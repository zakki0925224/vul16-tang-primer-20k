==> flow/design.v <==
`default_nettype none
module Led(
    input wire clock,
    input wire reset,
    input wire [15:0] mmio_addr,
    input wire [7:0] mmio_data,
    input wire mmio_req,
    output wire mmio_done,
    output wire [5:0] led
);
    reg mmio_done_reg;
    reg [5:0] led_reg;
    assign led = ~led_reg;
    always @(posedge clock) begin
        if (reset) begin
            led_reg <= 6'b00000;
            mmio_done_reg <= 1'b0;
        end else begin
            mmio_done_reg <= 1'b0;
            if (mmio_req && mmio_addr == 16'hf000) begin
                led_reg <= mmio_data[5:0];
                mmio_done_reg <= 1'b1;
            end
        end
    end
    assign mmio_done = mmio_done_reg;
endmodule
`default_nettype wire
Tool chain data of Led
The steps from the RTL of Led to its reports follow in flow order.
Lines are those of the file above, counted from 1.
Cell names lack the library's common part.
The mark - stands for no value.
- top: Led
- clock port: clock
- standard-cell library: sky130hd
- corner: tt_025C_1v80

Word-level counts
Yosys after proc, flatten, opt, wreduce and memory -nomap, before mapping. Enables and synchronous resets that opt folds into registers are not counted as muxes. Memory bits, and registers merged into a memory's read port (data or address), are not among the register bits. Print and check cells are not counted. Equal cells are merged and count once.
- register bits at 7
- output and inout bits: 7
- word-level cells: 6
- equal/unequal tests at 1
- muxes and demuxes at 1
- bitwise operators: 1
- noted reductions and logical operators: 1
- operator list (operator ; count):
    16-bit equality test (second input constant) ; 1
    6-bit inverter ; 1
    1-bit logical AND ; 1
    1-bit 2-to-1 mux ; 1

Depth
Yosys ltp: most cells in a row. Word level: on the elaborated netlist, between registers, memories and ports. Mapped: between sequential cells and ports; inverters and the memories' decode and read muxes count.
- depth in word-level cells at 3
- noted ABC_AREA: 0
- depth in mapped cells: 4
- depth with buffers taken out: 4

Synthesis result
Source: synth_stat.txt of the flow (Yosys; design flattened, memories mapped). It holds for the ABC_AREA given above (unset counts as 0); a run with the other value may have another netlist.
Totals and module areas in this step are rounded.
- noted cells in the netlist: 40
- chip area (Yosys): 413 um2
- flip-flops: 7
- buffer cells: 1
- cell types (type ; count ; area in all (um2)):
    dfxtp_1 ; 7 ; 140.134
    nand2b_1 ; 12 ; 75.072
    mux2i_1 ; 6 ; 60.058
    nor4b_4 ; 1 ; 23.773
    inv_1 ; 6 ; 22.522
    nand4_4 ; 1 ; 21.27
    nor2_8 ; 1 ; 20.019
    nor4b_2 ; 1 ; 15.014
    nor4_2 ; 1 ; 12.512
    nand3_2 ; 1 ; 10.01
    nor3_1 ; 1 ; 5.005
    clkbuf_1 ; 1 ; 3.754
    nor2_1 ; 1 ; 3.754

Worst setup path after synthesis
OpenSTA on the mapped netlist: ideal clock, no wires. The path of least setup slack (recovery checks aside). Input and output delay are each 20% of the period. Register names are those of the netlist, which keeps one name where synthesis merged equal registers.
- kind: input to register
- from: input mmio_addr[1]
- to: register led_reg[0]
- noted clock period: 1970 ps
- external input delay: 394 ps
- time at the first pin at 394 ps
- noted data arrival time: 1198 ps
- data required time at 1898 ps
- noted slack: 700 ps
- delay of the path: 876 ps
- noted stages on the path: 4
- buffers on the path: 0
- noted period reached after synthesis: 1270 ps
"delay of the path" = arrival - input delay + setup time.
"stages on the path": output pins that drive a net of the path, with the launching flip-flop's if there is one; two outputs of one cell count as two.
"period reached after synthesis" = period - worst setup slack (recovery checks aside). The figure is calculated, with input and output delays left at 20% of the set period.
The rows between start and end are the longest chain of elaborated cells between them; the timing report does not say that the signal goes this way. Where chains are equally long, one stands for them.
Each line given opens the expression or statement behind the cell; cells for indexed reads and writes are added by Yosys, which also makes memories of some case tables.
- cell sequence: nor4_2 -> nand3_2 -> nor2_8 -> mux2i_1
- cells in the longest elaborated chain at 2
- noted elaborated cells between the ends (all ways): 2
- noted source lines of those cells: 1
- RTL lines, path post-synthesis (what ; line ; text):
    start, declared ; 5 ; input wire [15:0] mmio_addr,
    16-bit equality test ; 20 ; if (mmio_req && mmio_addr == 16'hf000) begin
    1-bit logical AND ; 20 ;
    end, assigned ; 16 ; led_reg <= 6'b00000;
    end, assigned ; 21 ; led_reg <= mmio_data[5:0];
    end, declared ; 12 ; reg [5:0] led_reg;

Timing after layout
Path of least setup slack in the final report of entry A (OpenROAD, finished layout, wires in). Where an end is a register, its clock arrival counts in the times.
The path's times are printed in steps of 10 ps; the period is the one set.
- kind: register to output
- from: register mmio_done_reg
- to: output mmio_done
- noted clock period: 1380 ps
- time at the first pin at 240 ps
- noted data arrival time: 800 ps
- data required time at 1100 ps
- noted slack: 300 ps
- noted stages on the path: 2
- buffers on the path: 1
A register here has more assigning lines than the two given.
- cell sequence: dfxtp_1 -> clkdlybuf4s15_1
- cells in the longest elaborated chain at 0
- noted elaborated cells between the ends (all ways): 0
- noted source lines of those cells: 0
- RTL lines, path post-layout (what ; line ; text):
    start, declared ; 11 ; reg mmio_done_reg;
    start, assigned ; 17 ; mmio_done_reg <= 1'b0;
    start, assigned ; 19 ; mmio_done_reg <= 1'b0;
    end, declared ; 8 ; output wire mmio_done,

==> runs of Led <==
2 stored runs of Led in the flow (synthesis by Yosys, layout by OpenROAD, sky130hd cells), in arbitrary order. Constraints: input delay and output delay 20% of the set period each, output load 0.01 pF.
"total power after layout" rests on the timing tool's default activity at the inputs, not on a simulated workload.
The measured numbers are rounded.

Entry A
Settings were period_ns = 1.38; SETUP_SLACK_MARGIN = 0.26; CAP_MARGIN = 20; CORE_MARGIN = 2; CORE_UTILIZATION = 40; SLEW_MARGIN = 20
- post-synthesis cell area: 413 um2
- full die area: 1310 um2
- area of the standard cells in the finished layout at 723 um2
- noted the lowest setup slack: 305 ps
- total negative slack: 0 ps
- worst hold slack after layout at 345 ps
- total power after layout: 437 µW

Entry B
Settings were period_ns = 0.794; CORE_UTILIZATION = 23; PLACE_DENSITY_LB_ADDON = 0.28; CORE_MARGIN = 7; CELL_PAD_IN_SITES_GLOBAL_PLACEMENT = 2; CELL_PAD_IN_SITES_DETAIL_PLACEMENT = 1; TNS_END_PERCENT = 55; GPL_TIMING_DRIVEN = 1; CTS_CLUSTER_SIZE = 23; CTS_CLUSTER_DIAMETER = 112; CAP_MARGIN = 35; SLEW_MARGIN = 20
- post-synthesis cell area: 413 um2
- full die area: 3180 um2
- area of the standard cells in the finished layout at 793 um2
- noted the lowest setup slack: -193 ps
- total negative slack: -1670 ps
- worst hold slack after layout at 203 ps
- total power after layout: 827 µW
