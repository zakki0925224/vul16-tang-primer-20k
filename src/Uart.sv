==> flow/design.v <==
`default_nettype none
module Uart
#(
    parameter DELAY_FRAMES = 234,  
    parameter INITIAL_CHAR = 8'h41  
)
(
    input wire clock,
    input wire reset,
    input wire [15:0] mmio_addr,
    input wire [7:0] mmio_data,
    input wire mmio_req,
    output wire mmio_done,
    output wire tx
);
    localparam HALF_DELAY_WAIT = (DELAY_FRAMES / 2);
    typedef enum {
        TX_STATE_IDLE = 0,
        TX_STATE_START_BIT = 1,
        TX_STATE_WRITE = 2,
        TX_STATE_STOP_BIT = 3
    } TX_STATE;
    TX_STATE tx_state = TX_STATE_IDLE;
    reg [24:0] tx_cnt = 0;
    reg [7:0] data_out = 0;
    reg tx_pin_reg = 1;
    reg [2:0] tx_bit_num = 0;
    reg sent_initial_char = 0;
    reg mmio_done_reg = 0;
    assign mmio_done = mmio_done_reg;
    assign tx = tx_pin_reg;
    always @(posedge clock) begin
        if (reset) begin
            tx_state <= TX_STATE_IDLE;
            tx_cnt <= 0;
            data_out <= 0;
            tx_pin_reg <= 1;
            tx_bit_num <= 0;
            sent_initial_char <= 0;
            mmio_done_reg <= 0;
        end else begin
            mmio_done_reg <= 0;
            case (tx_state)
                TX_STATE_IDLE: begin
                    if (!sent_initial_char) begin
                        tx_state <= TX_STATE_START_BIT;
                        data_out <= INITIAL_CHAR;
                        tx_cnt <= 0;
                        tx_pin_reg <= 0;
                        tx_bit_num <= 0;
                        sent_initial_char <= 1;
                    end else if (mmio_req && mmio_addr == 16'hf001) begin
                        tx_state <= TX_STATE_START_BIT;
                        data_out <= mmio_data;
                        tx_cnt <= 0;
                        tx_pin_reg <= 0;
                        mmio_done_reg <= 1;
                    end else begin
                        tx_pin_reg <= 1;
                    end
                end
                TX_STATE_START_BIT: begin
                    if ((tx_cnt + 1) == DELAY_FRAMES) begin
                        tx_state <= TX_STATE_WRITE;
                        tx_bit_num <= 0;
                        tx_cnt <= 0;
                    end else begin
                        tx_cnt <= tx_cnt + 1;
                    end
                end
                TX_STATE_WRITE: begin
                    tx_pin_reg <= data_out[tx_bit_num];
                    if ((tx_cnt + 1) == DELAY_FRAMES) begin
                        if (tx_bit_num == 7) begin
                            tx_state <= TX_STATE_STOP_BIT;
                        end else begin
                            tx_state <= tx_state;
                            tx_bit_num <= tx_bit_num + 1;
                        end
                        tx_cnt <= 0;
                    end else begin
                        tx_cnt <= tx_cnt + 1;
                    end
                end
                TX_STATE_STOP_BIT: begin
                    tx_pin_reg <= 1;
                    if ((tx_cnt + 1) == DELAY_FRAMES) begin
                        tx_state <= TX_STATE_IDLE;
                    end else begin
                        tx_cnt <= tx_cnt + 1;
                    end
                end
            endcase
        end
    end
endmodule
`default_nettype wire
# [From RTL to reports: Uart]
# The steps from the RTL of Uart to its reports follow in flow order.
# Line numbers count from 1 in the design file above.
# Cell names lack the library's common part.
# A cell with - has no value.
[inputs] design="Uart" clock_port="clock" cell_library="sky130hd" pvt_corner="tt_025C_1v80"

# [Word level]
# Counts by Yosys on the flattened word-level netlist (proc, flatten, opt, wreduce; memories kept). Register bits leave out memories and registers merged into their read ports (data or address). Print and check cells are left out. Cells with the same type and inputs are merged into one.
[op_classes] addsub=2 n_eq=15 shift=1 mux=23 bitwise=2 n_reduce_logical=11
[ops] operator="two-way mux 32 bit" count=6
[ops] operator="parallel mux 32 bit (select 4 bit)" count=1
[ops] operator="two-way mux 25 bit" count=4
[ops] operator="parallel mux 25 bit (select 3 bit)" count=1
[ops] operator="== test 32 x 2 -> 1 bit (second input constant)" count=2
[ops] operator="== test 32 x 1 -> 1 bit (second input constant)" count=1
[ops] operator="== test 32 x 8 -> 1 bit (second input constant)" count=1
[ops] operator="logical NOT 32 bit" count=1
[ops] operator="adder 25 x 1 -> 26 bit (second input constant)" count=1
[ops] operator="== test 16 bit (second input constant)" count=1
[ops] operator="two-way mux 8 bit" count=2
[ops] operator="!= test 2 bit (second input constant)" count=7
[ops] operator="two-way mux 3 bit" count=4
[ops] operator="parallel mux 3 bit (select 3 bit)" count=1
[ops] operator="indexed select 8 x 3 -> 1 bit" count=1
[ops] operator="nonzero test 3 bit" count=2
[ops] operator="AND reduction 6 bit" count=1
[ops] operator="AND reduction 5 bit" count=1
[ops] operator="nonzero test 4 bit" count=1
[ops] operator="adder 3 x 1 -> 3 bit (second input constant)" count=1
[ops] operator="== test 3 bit (second input constant)" count=1
[ops] operator="!= test 3 bit (second input constant)" count=1
[ops] operator="AND reduction 3 bit" count=1
[ops] operator="OR reduction 3 bit" count=1
[ops] operator="parallel mux 1 bit (select 3 bit)" count=1
[ops] operator="two-way mux 1 bit" count=3
[ops] operator="inverter 1 bit" count=2
[ops] operator="!= test 2 x 1 -> 1 bit (second input constant)" count=1
# Not listed: further kinds 3, cells in them 3.
[word_totals] ff_bits=71 inputBits=27 output_inout_bits=2

# [Longest topological paths]
# Depth = most cells in a row (Yosys ltp): at word level without a register or memory, in the mapped netlist without a sequential cell, where the memories' decode and read muxes count.
[depth] depth_word=5 ABC_AREA=0 ltp_mapped=12

# [Synthesis result]
# Source: synth_stat.txt of the flow (Yosys; design flattened, memories mapped). It holds for the ABC_AREA given above (unset counts as 0); a run with the other value may have another netlist.
[types] cell="dfxtp_1" count=41
[types] cell="ha_1" count=10
[types] cell="nand3_1" count=21
[types] cell="nor3_1" count=19
[types] cell="nor2_1" count=24
[types] cell="a21oi_1" count=16
[types] cell="inv_1" count=21
[types] cell="xnor2_1" count=9
[types] cell="nand2_1" count=19
[types] cell="o211ai_1" count=8
[types] cell="a22o_1" count=6
[types] cell="o221ai_1" count=6
[types] cell="o21ai_0" count=10
[types] cell="or4b_1" count=5
[types] cell="mux4_2" count=2
[types] cell="nor4_1" count=7
[types] cell="nor4_4" count=2
[types] cell="mux2i_1" count=4
# Not listed: further types 41, cells in them 96.
[synth_totals] stdcells=326 yosys_area_um2=2690.1 seqArea_um2=820.8 ff_cells=41 buffers=19

# [Timing after synthesis]
# Path of least setup slack by OpenSTA after synthesis, without wires, with an ideal clock, recovery checks aside; 20% of the period is set as input and as output delay. Where synthesis merged equal registers, the netlist keeps one of their names.
[synth_timing] path_kind="reg2reg" from="register tx_cnt[0]" to="register tx_state[0]" clock_period_ns=5.23 setup_time_ns=0.126 launch_ns=0.000 t_arrival_ns=2.902 slack_ns=2.201 path_delay_ns=3.028 path_stages=11 path_buffers=1 synth_period_reached_ns=3.029
# "path_delay_ns" = arrival - input delay + setup time.
# "path_stages": output pins that drive a net of the path, with the launching flip-flop's if there is one; two outputs of one cell count as two.
# "synth_period_reached_ns" is the clock period less the worst setup slack; recovery checks do not enter. This is arithmetic on one report: input and output delays are still those of the set period (20% each).
# The rows between start and end are the longest chain of elaborated cells between them; the timing report does not say that the signal goes this way. Where chains are equally long, one stands for them.
# Each line given opens the expression or statement behind the cell; cells for indexed reads and writes are added by Yosys, which also makes memories of some case tables.
# A register here has more assigning lines than the two given.
[synth_between] path_cell_list="dfxtp_1 ha_1 nand3_1 nor3b_1 xnor2_1 nand2_1 or4b_1 or3_1 buf_2 o41ai_2 nor3_1" elab_chain_cells=4
[synth_rtl] item="start, declared" line=24 rtl="reg [24:0] tx_cnt = 0;"
[synth_rtl] item="start, assigned" line=68 rtl="tx_cnt <= tx_cnt + 1;"
[synth_rtl] item="start, assigned" line=82 rtl="tx_cnt <= tx_cnt + 1;"
[synth_rtl] item="adder 25 x 1 -> 26 bit" line=87 rtl="if ((tx_cnt + 1) == DELAY_FRAMES) begin"
[synth_rtl] item="== test 32 x 8 -> 1 bit" line=87
[synth_rtl] item="two-way mux 32 bit" line=87
[synth_rtl] item="parallel mux 32 bit (select 4 bit)" line=43 rtl="case (tx_state)"
[synth_rtl] item="end, assigned" line=46 rtl="tx_state <= TX_STATE_START_BIT;"
[synth_rtl] item="end, assigned" line=77 rtl="tx_state <= tx_state;"
[synth_rtl] item="end, declared" line=23 rtl="TX_STATE tx_state = TX_STATE_IDLE;"

# [Timing after layout]
# Path of least setup slack in the final report of job 1 (OpenROAD, finished layout, wires in). Where an end is a register, its clock arrival counts in the times.
[layout_timing] path_kind="reg2reg" from="register tx_cnt[1]" to="register tx_cnt[19]" clock_period_ns=3.29 setup_time_ns=0.08 launch_ns=0.30 t_arrival_ns=3.26 slack_ns=0.25 path_stages=12 path_buffers=2
# The rows between start and end are the longest chain of elaborated cells between them; the timing report does not say that the signal goes this way. Where chains are equally long, one stands for them.
# A register here has more assigning lines than the two given.
[layout_between] path_cell_list="dfxtp_1 ha_1 and3_4 nand4_1 nor3_1 xnor2_1 or4b_1 buf_4 nor4_4 buf_12 o21ai_4 o221ai_1" elab_chain_cells=4
[layout_rtl] item="start, declared" line=24 rtl="reg [24:0] tx_cnt = 0;"
[layout_rtl] item="start, assigned" line=68 rtl="tx_cnt <= tx_cnt + 1;"
[layout_rtl] item="start, assigned" line=82 rtl="tx_cnt <= tx_cnt + 1;"
[layout_rtl] item="adder 25 x 1 -> 26 bit" line=87 rtl="if ((tx_cnt + 1) == DELAY_FRAMES) begin"
[layout_rtl] item="== test 32 x 8 -> 1 bit" line=87
[layout_rtl] item="two-way mux 25 bit" line=87
[layout_rtl] item="parallel mux 25 bit (select 3 bit)" line=43 rtl="case (tx_state)"
[layout_rtl] item="end, assigned" line=68
[layout_rtl] item="end, assigned" line=82
[layout_rtl] item="end, declared" line=24

# Flow measurements of Uart on sky130hd: 2 stored runs with different settings, listed in no order. Input and output delays are each 20% of the period that was set; the output load is 0.01 pF.
# "clock_period_reached_ns" is the run's clock period less its worst setup slack. It is reckoned from that one timing run; input and output delays stay at 20% of the period that was set.
# "worst_path_ns" = time allowed to the worst setup path (clock period - input delay - output delay, where it has them) - its slack; a late launch clock adds to it, a late capture clock takes from it.
# By "totalPower_w" is meant OpenSTA's value without simulated activity: inputs other than the clock are taken to toggle once in ten clock periods, and the tool carries that through the logic.
run="job 1" settings period_ns=3.29 CORE_UTILIZATION=55 CAP_MARGIN=20 CORE_MARGIN=2 SLEW_MARGIN=20
run="job 1" results synth_chip_area_um2=2690.1 design.die.area_um2=5466.4 finish.stdcell_area_um2=3255.6 fin_util_pct=68.9 ws_setup_ns=0.253 final_setup_tns_ns=0.000 hold_worst_slack_ns=0.486 totalPower_w=0.001392 clock_period_reached_ns=3.037 worst_path_ns=3.04 critical_path_type="reg2reg"
run="job 2" settings period_ns=4.16 CORE_UTILIZATION=49 SETUP_SLACK_MARGIN=0.93 PLACE_DENSITY=0.87 CORE_ASPECT_RATIO=1.91 CELL_PAD_IN_SITES_GLOBAL_PLACEMENT=2 CELL_PAD_IN_SITES_DETAIL_PLACEMENT=0 TNS_END_PERCENT=70 CTS_CLUSTER_DIAMETER=367 MIN_ROUTING_LAYER="met1" CAP_MARGIN=20 CORE_MARGIN=2 SLEW_MARGIN=20
run="job 2" results synth_chip_area_um2=2690.1 design.die.area_um2=6129.7 finish.stdcell_area_um2=3148.0 fin_util_pct=59.1 ws_setup_ns=1.108 final_setup_tns_ns=0.000 hold_worst_slack_ns=0.483 totalPower_w=0.001103 clock_period_reached_ns=3.052 worst_path_ns=3.05 critical_path_type="reg2reg"
